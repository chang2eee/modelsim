==> flow/design.v <==
module FND(i_Num, o_FND);
input wire [3:0] i_Num;
output reg [6:0] o_FND;
always@*
  case(i_Num)
    4'h0: o_FND = 7'b0000001;
    4'h1: o_FND = 7'b1001111;
    4'h2: o_FND = 7'b0010010;
    4'h3: o_FND = 7'b0000110;
    4'h4: o_FND = 7'b1001100;
    4'h5: o_FND = 7'b0100100;
    4'h6: o_FND = 7'b1100000;
    4'h7: o_FND = 7'b0001111;
    4'h8: o_FND = 7'b0000000;
    default o_FND = 7'b0001010;
endcase
endmodule
module Bomb_Top(i_Clk, i_Rst, i_fStart, i_Switch, o_Led, o_DM_Col, o_DM_Row, o_HEX1, o_HEX0);
input i_Clk; 
input i_Rst;
input i_fStart;
input [7:0] i_Switch;
output [7:0] o_Led;
output [7:0] o_DM_Col, o_DM_Row;
output [6:0] o_HEX1, o_HEX0;
wire Remove_Glitch_fStart;
wire Sec1Tick;
wire [3:0] Random4Bit;
wire Sec10Tick, Sec30Tick;
wire [2:0] State;
wire Comparison;
wire [4:0] Score;
wire [3:0] Score10, Score1;
Remove_Glitch   U0_Remove_Glitch(i_Clk, i_Rst, i_fStart, Remove_Glitch_fStart);
Gen_Sec1Tick    U1_Gen_Sec1Tick(i_Clk, i_Rst, State, Sec1Tick);
LFSR            U2_LFSR(i_Clk, i_Rst, Random4Bit);
Timer30         U3_Timer30s(i_Clk, i_Rst, State, Sec1Tick, Sec10Tick, Sec30Tick);
FSM             U4_FSM(i_Clk, i_Rst, Remove_Glitch_fStart, Score, Sec30Tick, State);
LED_On          U5_LED_On(i_Clk, i_Rst, Remove_Glitch_fStart, Sec1Tick, State, Random4Bit, o_Led);
Comparison      U6_Comparison(i_Clk, i_Rst, Remove_Glitch_fStart, State, Sec1Tick, o_Led, i_Switch, Comparison);
Score           U7_Score(i_Clk, i_Rst, State, Sec1Tick, Comparison, Score, Score10, Score1);
DotMatrixTop    U8_DotMatrixTop(i_Clk, i_Rst, Remove_Glitch_fStart, State, Sec10Tick, o_DM_Col, o_DM_Row);
FND             U9_FND(Score10, o_HEX1);  
FND             U10_FND(Score1, o_HEX0);  
endmodule
module Comparison(i_Clk, i_Rst, i_Remove_Glitch_fStart, i_State, i_Sec1Tick, i_Led, i_Switch, o_Comparison);
input i_Clk; 
input i_Rst;
input i_Remove_Glitch_fStart;
input [2:0] i_State;
input i_Sec1Tick;
input [7:0] i_Led;
input [7:0] i_Switch;
output reg o_Comparison;
parameter state_idle = 3'b000;
parameter state_game_start = 3'b001;
parameter state_game_clear = 3'b010;
parameter state_game_fail = 3'b011;
wire [7:0] And8_Led_Switch;
assign And8_Led_Switch = i_Led & i_Switch;
always @ (posedge i_Clk or negedge i_Rst) begin
    if(~i_Rst) begin
        o_Comparison <= 1'b0;
    end 
    else begin
        case(i_State)
            state_idle: if(i_Remove_Glitch_fStart) o_Comparison <= 1'b0;
            state_game_start: begin
                if(i_Sec1Tick) o_Comparison <= 1'b0;
                if(And8_Led_Switch[0] | And8_Led_Switch[1] | And8_Led_Switch[2] | And8_Led_Switch[3] | 
                                    And8_Led_Switch[4] | And8_Led_Switch[5] | And8_Led_Switch[6] | And8_Led_Switch[7]) o_Comparison <= 1'b1;
            end 
            default: o_Comparison <= 1'b0;            
        endcase
    end
end
endmodule
module DotMatrixTop(i_Clk, i_Rst, i_Remove_Glitch_fStart, i_State, i_Sec10Tick, o_DM_Col, o_DM_Row);
input	i_Clk;	 
input	i_Rst;
input   i_Remove_Glitch_fStart;
input [2:0] i_State;
input i_Sec10Tick;
output	wire [7:0] o_DM_Col, o_DM_Row;
reg		[ 7:0]	c_Cnt	, n_Cnt;
reg		[63:0]	c_Data	, n_Data;
wire	DM_o_fDone;	 
parameter	STARTGAME = {
	8'b11100111,
	8'b11100111,
	8'b11100111,
	8'b11000011,
	8'b10111101,
	8'b10111101,
	8'b10111101,
	8'b11000011};
parameter	LIFEPOINT1	= {
	8'b11111111,
	8'b11100111,
	8'b11100111,
	8'b11000011,
	8'b10111101,
	8'b10111101,
	8'b10111101,
	8'b11000011};
parameter	LIFEPOINT2	= {
	8'b11111111,
	8'b11111111,
	8'b11100111,
	8'b11000011,
	8'b10111101,
	8'b10111101,
	8'b10111101,
	8'b11000011};
parameter	LIFEPOINT3	= {
	8'b11111111,
	8'b11111111,
	8'b11111111,
	8'b11000011,
	8'b10111101,
	8'b10111101,
	8'b10111101,
	8'b11000011};
parameter GAMECLEAR = {
	8'b11000011,
	8'b10111101,
	8'b01011010,
	8'b01111110,
	8'b01011010,
	8'b01100110,
	8'b10111101,
	8'b11000011};
parameter	GAMEFAIL	= {
	8'b11000011,
	8'b10111101,
	8'b01111110,
	8'b00000000,
	8'b01011010,
	8'b01011010,
	8'b10111101,
	8'b11000011};
parameter state_idle = 3'b000;
parameter state_game_start = 3'b001;
parameter state_game_clear = 3'b010;
parameter state_game_fail = 3'b011;
DotMatrix	DM0(i_Clk, i_Rst, c_Data, o_DM_Col, o_DM_Row, DM_o_fDone);
always@(posedge i_Clk, negedge i_Rst)
	if(~i_Rst) begin
		c_Cnt	= 0;
		c_Data	= 0;
	end else begin
		c_Cnt	= n_Cnt;
		c_Data	= n_Data;
	end
always@*
begin
    n_Cnt	= DM_o_fDone ? c_Cnt + 1 : c_Cnt;
    case(i_State)
        state_idle: begin
            if(i_Remove_Glitch_fStart) n_Data = STARTGAME;
            else n_Data = {64{1'b1}};
        end
        state_game_start: begin
            if(i_Sec10Tick) begin
                if(c_Data == STARTGAME) n_Data = LIFEPOINT1;
                else if(c_Data == LIFEPOINT1) n_Data = LIFEPOINT2;
                else if(c_Data == LIFEPOINT2) n_Data = LIFEPOINT3;
                else n_Data = c_Data;
            end
            else n_Data = c_Data;
        end
        state_game_clear: n_Data = GAMECLEAR;
        state_game_fail: n_Data = GAMEFAIL;
        default: n_Data = {64{1'b1}};
    endcase
end
endmodule
module DotMatrix(i_Clk, i_Rst, i_Data, o_DM_Col, o_DM_Row, o_fDone);
input	i_Clk;	 
input	i_Rst;
input	[63:0]	i_Data;
output	wire [7:0] o_DM_Col, o_DM_Row;
output	wire o_fDone;
reg		[7:0]	c_Row, n_Row;
reg		[16:0]	c_Cnt, n_Cnt;
wire	f2ms;
assign o_fDone	= c_Row[7] && f2ms;
assign o_DM_Row = c_Row;
assign o_DM_Col =	
	(c_Row[7] ? i_Data[8*7+:8] : 0) |
	(c_Row[6] ? i_Data[8*6+:8] : 0) |
	(c_Row[5] ? i_Data[8*5+:8] : 0) |
	(c_Row[4] ? i_Data[8*4+:8] : 0) |
	(c_Row[3] ? i_Data[8*3+:8] : 0) |
	(c_Row[2] ? i_Data[8*2+:8] : 0) |
	(c_Row[1] ? i_Data[8*1+:8] : 0) |
	(c_Row[0] ? i_Data[8*0+:8] : 0);			
assign	f2ms	= c_Cnt == 100000 - 1;
always@(posedge i_Clk, negedge i_Rst)
	if(~i_Rst) begin
		c_Row	= 1;		
		c_Cnt	= 0;
	end else begin
		c_Row	= n_Row;		
		c_Cnt	= n_Cnt;
	end
always@*
begin
	n_Cnt	= f2ms	? 0 : c_Cnt + 1;
	n_Row	= f2ms	? {c_Row[6:0], c_Row[7]} : c_Row;
end
endmodule
module FSM(i_Clk, i_Rst, i_Remove_Glitch_fStart, i_Score, i_Sec30Tick, o_State);
input i_Clk, i_Rst;
input i_Remove_Glitch_fStart;
input [4:0] i_Score;
input i_Sec30Tick;
output [2:0] o_State;
parameter state_idle = 3'b000;
parameter state_game_start = 3'b001;
parameter state_game_clear = 3'b010;
parameter state_game_fail = 3'b011;
reg[2:0] c_State, n_State;
always @ (posedge i_Clk or negedge i_Rst) begin
    if(~i_Rst) c_State <= state_idle;
    else c_State <= n_State;
end
always @ (*) begin
    case(c_State)
        state_idle: begin
            if(i_Remove_Glitch_fStart) n_State = state_game_start;
            else n_State = c_State;
        end
        state_game_start: begin
            if(i_Score >= 5'd10) n_State = state_game_clear;
            else if(i_Sec30Tick) begin
                n_State = state_game_fail;
            end
            else n_State = c_State;
        end
        default: n_State = c_State;
    endcase
end
assign o_State = c_State;
endmodule
module Gen_Sec1Tick(i_Clk, i_Rst, i_State, o_Sec1Tick);
input i_Clk; 
input i_Rst;
input [2:0] i_State;
output reg o_Sec1Tick;
parameter Sec1_Cnt = 26'd50_000_000-26'd1; 
parameter state_idle = 3'b000;
parameter state_game_start = 3'b001;
parameter state_game_clear = 3'b010;
parameter state_game_fail = 3'b011;
reg [25:0] Clk_Cnt=0;
always @ (posedge i_Clk) begin
    if(i_State == state_game_start) begin
        if(Clk_Cnt >= Sec1_Cnt) Clk_Cnt <= 0;
        else Clk_Cnt <= Clk_Cnt + 26'd1;
    end
    else Clk_Cnt <= 0;
end
always @ (posedge i_Clk or negedge i_Rst) begin
    if(~i_Rst) o_Sec1Tick <= 1'b0;
    else begin
        if(Clk_Cnt >= Sec1_Cnt) o_Sec1Tick <= 1'b1;
        else o_Sec1Tick <= 1'b0;
    end
end
endmodule
module LED_On(i_Clk, i_Rst, i_Remove_Glitch_fStart, i_Sec1Tick, i_State, i_Random4Bit, o_Led);
input i_Clk;  
input i_Rst;
input i_Remove_Glitch_fStart;
input i_Sec1Tick;
input [2:0] i_State;
input [3:0] i_Random4Bit;
output reg [7:0] o_Led;
parameter state_idle = 3'b000;
parameter state_game_start = 3'b001;
parameter state_game_clear = 3'b010;
parameter state_game_fail = 3'b011;
always @ (posedge i_Clk or negedge i_Rst) begin
    if(~i_Rst) o_Led <= 8'd0;
    else begin
        case(i_State)
            state_idle: begin
                if(i_Remove_Glitch_fStart) begin
                    case(i_Random4Bit[2:0])
                        3'd0: o_Led <= 8'd1;
                        3'd1: o_Led <= 8'd2;
                        3'd2: o_Led <= 8'd4;
                        3'd3: o_Led <= 8'd8;
                        3'd4: o_Led <= 8'd16;
                        3'd5: o_Led <= 8'd32;
                        3'd6: o_Led <= 8'd64;
                        3'd7: o_Led <= 8'd128;
                        default: o_Led <= 8'd0;
                    endcase                
                end
                else o_Led <= 8'd0;
            end
            state_game_start: begin
                if(i_Sec1Tick) begin
                    case(i_Random4Bit[2:0])
                        3'd0: o_Led <= 8'd1;
                        3'd1: o_Led <= 8'd2;
                        3'd2: o_Led <= 8'd4;
                        3'd3: o_Led <= 8'd8;
                        3'd4: o_Led <= 8'd16;
                        3'd5: o_Led <= 8'd32;
                        3'd6: o_Led <= 8'd64;
                        3'd7: o_Led <= 8'd128;
                        default: o_Led <= 8'd0;
                    endcase                    
                end
            end
            default: o_Led <= 8'd0;
        endcase
    end
end
endmodule
module LFSR(i_Clk, i_Rst, o_Random4Bit);
input i_Clk, i_Rst;
output reg [3:0] o_Random4Bit;
parameter seed = 4'b0001;
always @ (posedge i_Clk or negedge i_Rst) begin
    if(~i_Rst) o_Random4Bit <= seed; 
    else begin
        o_Random4Bit[0] <= o_Random4Bit[0] ^ o_Random4Bit[3];
        o_Random4Bit[3:1] <= o_Random4Bit[2:0];
    end
end    
endmodule
module Remove_Glitch(i_Clk, i_Rst, i_fStart, o_Remove_Glitch_fStart);
input i_Clk; 
input i_Rst;
input i_fStart;
output o_Remove_Glitch_fStart;
reg i_fStart_buf;
always @ (posedge i_Clk or negedge i_Rst) begin
    if(~i_Rst) i_fStart_buf <= 1'b0;
    else i_fStart_buf <= i_fStart;
end
assign o_Remove_Glitch_fStart = i_fStart & (~i_fStart_buf);
endmodule
module Score(i_Clk, i_Rst, i_State, i_Sec1Tick, i_Comparison, o_Score, o_Score10, o_Score1);
input i_Clk; 
input i_Rst;
input [2:0] i_State;
input i_Sec1Tick;
input i_Comparison;
output reg [4:0] o_Score;
output wire [3:0] o_Score10, o_Score1;
parameter state_idle = 3'b000;
parameter state_game_start = 3'b001;
parameter state_game_clear = 3'b010;
parameter state_game_fail = 3'b011;
always @ (posedge i_Clk or negedge i_Rst) begin
    if(~i_Rst) o_Score <= 5'd0;
    else begin
        if( (i_State == state_game_start) & (i_Sec1Tick) & i_Comparison) begin            
            o_Score <= o_Score + 5'd1;
        end        
    end
end
assign o_Score10 = (o_Score >= 5'd10) ? 4'd1 : 4'd0;
assign o_Score1 = o_Score - 10*o_Score10;
endmodule
module Timer30(i_Clk, i_Rst, i_State, i_Sec1Tick, o_Sec10Tick, o_Sec30Tick);
input i_Clk;  
input i_Rst;
input [2:0] i_State;
input i_Sec1Tick;
output wire o_Sec10Tick;
output wire o_Sec30Tick;
parameter state_idle = 3'b000;
parameter state_game_start = 3'b001;
parameter state_game_clear = 3'b010;
parameter state_game_fail = 3'b011;
reg [4:0] cnt;
always @ (posedge i_Clk or negedge i_Rst) begin
    if(~i_Rst) cnt <= 5'd0;
    else begin
        case(i_State) 
            state_game_start: if(i_Sec1Tick) cnt <= cnt + 5'd1;     
            default: cnt <= 5'd0;
        endcase
    end
end
reg Sec10Count, Sec30Count;
reg Sec10Count_buf, Sec30Count_buf;
always @ (posedge i_Clk or negedge i_Rst) begin
    if(~i_Rst) begin
        Sec10Count <= 1'b0;
        Sec30Count <= 1'b0;
        Sec10Count_buf <= 1'b0;
        Sec30Count_buf <= 1'b0;
    end
    else begin
        if( (cnt == 5'd10) | (cnt == 5'd20) | (cnt == 5'd30) ) Sec10Count <= 1'b1;
        else Sec10Count <= 1'b0; 
        if(cnt == 5'd30) Sec30Count <= 1'b1;
        else Sec30Count <= 1'b0;
        Sec10Count_buf <= Sec10Count;
        Sec30Count_buf <= Sec30Count;
    end
end
assign o_Sec10Tick = Sec10Count & (~Sec10Count_buf);
assign o_Sec30Tick = Sec30Count & (~Sec30Count_buf);
endmodule
# Step by step through the tools: Bomb_Top
# What the tools print for Bomb_Top, step after step.
# Line numbers count from 1 in the design file above.
# Operators: Yosys type, input widths -> output width; for muxes data width and select width s.
# Cell names lack the library's common part.
# The mark -- stands for no value.
# design
top_module	Bomb_Top
clk_port	i_Clk
cell_library	sky130hd
lib_corner	tt_025C_1v80

# Elaborated design
# Counts by Yosys on the flattened word-level netlist (proc, flatten, opt, wreduce; memories kept). Register bits leave out memories and registers merged into their read ports (data or address). Print and check cells are left out.
# Memory sizes are those after Yosys's memory passes, which may raise the word count (mostly to a power of two), join words into wider ones and drop unused or constant bits.
# op_classes
add_sub_neg	5
mul	1
compare	2
eq_ne	16
muxes	32
n_logic	27
n_reduce_logical	6
# op_table
op	n
$pmux 64 s4	1
$mux 64	4
$eq 64x64->1 const B	3
$mux 8	10
$mux 61	1
$or 8x8->8	7
$add 26x1->26 const B	1
$ge 26x26->1 const B	1
$add 17x1->17 const B	1
$eq 17x17->1 const B	1
$mux 17	1
$pmux 8 s2	1
$mul 3x4->3 const A	1
$add 5x1->5 const B	2
$eq 5x5->1 const B	2
$mux 5	2
$or 1x1->1	9
$mux 3	3
$and 8x8->8	1
$mux 1	7
$ne 2x2->1 const B	3
$eq 3x2->1 const B	2
$ne 3x3->1 const B	2
$pmux 3 s2	1
$and 1x1->1	5
$ge 5x4->1 const B	1
$eq 5x4->1 const B	1
$not 1->1	4
# Other operator kinds: 10; their cells: 11.
# word_totals
ff_bits	147
romBits	352
memories	4
word_cells	109
# mem_list
memory	size	width	read_ports	wr	line_no	rtl
(no name shown)	16	7	1	0	5	case(i_Num)
(no name shown)	16	7	1	0	5
(no name shown)	8	8	1	0	290	case(i_Random4Bit[2:0])
(no name shown)	8	8	1	0	306	case(i_Random4Bit[2:0])

# Longest topological paths
# Depth = most cells in a row (Yosys ltp): at word level without a register or memory, in the mapped netlist without a sequential cell, where the memories' decode and read muxes count.
# depth
word_depth	10
ABC_AREA	0
ltp_mapped	11
depth_no_buf	11

# Synthesis result
# Yosys stat after the flow's synthesis: flattened, memories mapped to cells. It holds for the ABC_AREA given above (unset counts as 0); a run with the other value may have another netlist.
# Totals and module areas in this step are rounded.
# by_type
cell_type	n
dfrtp_1	65
dfxtp_1	26
xnor2_1	25
nor2_1	55
xor2_1	22
ha_1	15
nand2_1	33
nand3_1	24
mux2_2	10
nand4_1	16
buf_4	11
dfstp_2	3
nor3_1	13
inv_1	17
o41ai_1	7
o21ai_0	12
and3_1	8
nor2b_1	8
# Other cell types: 32; their cells: 81.
# synth_totals
cell_count	451
mapped_area_um2	4500
seq_area_um2	2230
ff_cells	94
# The figures by module come from a second, unflattened synthesis with its own total; it is not the netlist above.
# unflattened
cells_unflattened	525
area_unflattened_um2	5170
# Rows give one instance, submodules left out.
# by_module
mod	n_inst	n_cells	mod_area_um2
DotMatrix	1	149	1460
Gen_Sec1Tick	1	153	1390
Timer30	1	39	463
DotMatrixTop	1	41	442
(no name shown)	1	40	390
LED_On	1	33	363
FND	2	21	158
LFSR	1	5	110
FSM	1	11	106
Comparison	1	10	90.1
Remove_Glitch	1	2	38.8
Bomb_Top	1	0	0.0

# Worst setup path after synthesis
# OpenSTA on the mapped netlist: ideal clock, no wires. The path of least setup slack (recovery checks aside). Input and output delay are each 20% of the period. Register names are those of the netlist, which keeps one name where synthesis merged equal registers.
# synth_timing
kind	register -> output
startpoint	register (name not given)
endpoint	output port o_HEX0[3]
tclk_ns	5.04
t_arrival_ns	2.901
t_required_ns	4.032
slack_ns	1.131
path_delay_ns	2.901
driving_pins	12
period_less_setup_slack_ns	3.909
# "path_delay_ns" is the arrival time less input delay plus setup time.
# A path that ends at an output port has no setup time.
# "driving_pins" counts driving pins, that of a launching flip-flop among them; a cell with two outputs on the path counts twice.
# "period_less_setup_slack_ns" is the clock period less the worst setup slack; recovery checks do not enter. This is arithmetic on one report: input and output delays are still those of the set period (20% each).
# The rows between start and end are the longest chain of elaborated cells between them; the timing report does not say that the signal goes this way. Where chains are equally long, one stands for them.
# Each line given opens the expression or statement behind the cell; cells for indexed reads and writes are added by Yosys, which also makes memories of some case tables.
# A memory read counts as a cell of the chain, while the word-level depth stops at memories.
# synth_via
path_cell_list	dfrtp_1 -> inv_1 -> ha_1 -> or3_1 -> a21oi_1 -> inv_1 -> ha_1 -> ha_1 -> xor2_1 -> xnor2_1 -> nor3_1 -> nor3_1
elab_chain_len	5
cells_between	5
classes_between	1 x add/sub; 1 x mul; 1 x compare; 1 x mux; 1 x memory
# synth_lines
item	line_no	rtl
from (decl)	354
from (assign)	361
from (assign)	364
$ge 5x4->1	368
$mux 1	368
$mul 3x4->3	369
$sub 4x4->4	369
$mem_v2 16x7	5	case(i_Num)
to (decl)	25	output [6:0] o_HEX1, o_HEX0;
# Nets of the timed path that keep an RTL name, with a line that drives or declares them; the list need not be complete.
# synth_nets
signal	line_no
o_HEX0[5]	5

# Timing after layout
# From the final timing report of record 1: the path of least setup slack in the routed layout; clock arrival at registers is part of the times.
# layout_timing
kind	register -> output
startpoint	register (name not given)
endpoint	output port o_HEX0[3]
tclk_ns	5.76
t_arrival_ns	3.95
t_required_ns	4.61
slack_ns	0.66
driving_pins	13
# The rows between start and end are the longest chain of elaborated cells between them; the timing report does not say that the signal goes this way. Where chains are equally long, one stands for them.
# A memory read counts as a cell of the chain, while the word-level depth stops at memories.
# layout_via
path_cell_list	dfrtp_1 -> inv_1 -> ha_1 -> or3_1 -> a21oi_1 -> inv_1 -> ha_1 -> ha_1 -> xor2_1 -> xnor2_1 -> nor3_1 -> nor3_1 -> clkdlybuf4s50_1
elab_chain_len	5
cells_between	5
classes_between	1 x add/sub; 1 x mul; 1 x compare; 1 x mux; 1 x memory
# layout_lines
item	line_no	rtl
from (decl)	354
from (assign)	361
from (assign)	364
$ge 5x4->1	368
$mux 1	368
$mul 3x4->3	369
$sub 4x4->4	369
$mem_v2 16x7	5	case(i_Num)
to (decl)	25	output [6:0] o_HEX1, o_HEX0;

# Measured data: module Bomb_Top, platform sky130hd, 2 stored runs of the flow under differing settings, order arbitrary. Input and output delays are each 20% of the period that was set; the output load is 0.01 pF.
# "period_reached_ns" is the run's clock period less its worst setup slack. It is reckoned from that one timing run; input and output delays stay at 20% of the period that was set.
# "worst_path_time_ns" = time allowed to the worst setup path (clock period - input delay - output delay, where it has them) - its slack; a late launch clock adds to it, a late capture clock takes from it.
# By "design_power_uw" is meant OpenSTA's value without simulated activity: inputs other than the clock are taken to toggle once in ten clock periods, and the tool carries that through the logic.
# Measured values are rounded.
# A setting shown as - is not set for that run.
run name	period_ns	CAP_MARGIN	CORE_MARGIN	CORE_UTILIZATION	SLEW_MARGIN	PLACE_DENSITY	TNS_END_PERCENT	GPL_ROUTABILITY_DRIVEN	die_um2	layout_utilization_pct	layout_stdcell_area_um2	worst_setup_slack_ns	design_power_uw	post_synth_area_um2	period_reached_ns	total_negative_slack_ns	worst_path_time_ns	timing.worst_path_kind
record 1	5.76	20	2	40	20	-	-	-	12100	48.0	5230	0.657	1170	4500	5.103	0.000	3.95	register -> output
record 2	3.28	20	2	54	20	0.65	75	0	9070	67.1	5460	-0.245	1950	4500	3.525	-0.921	2.87	register -> output
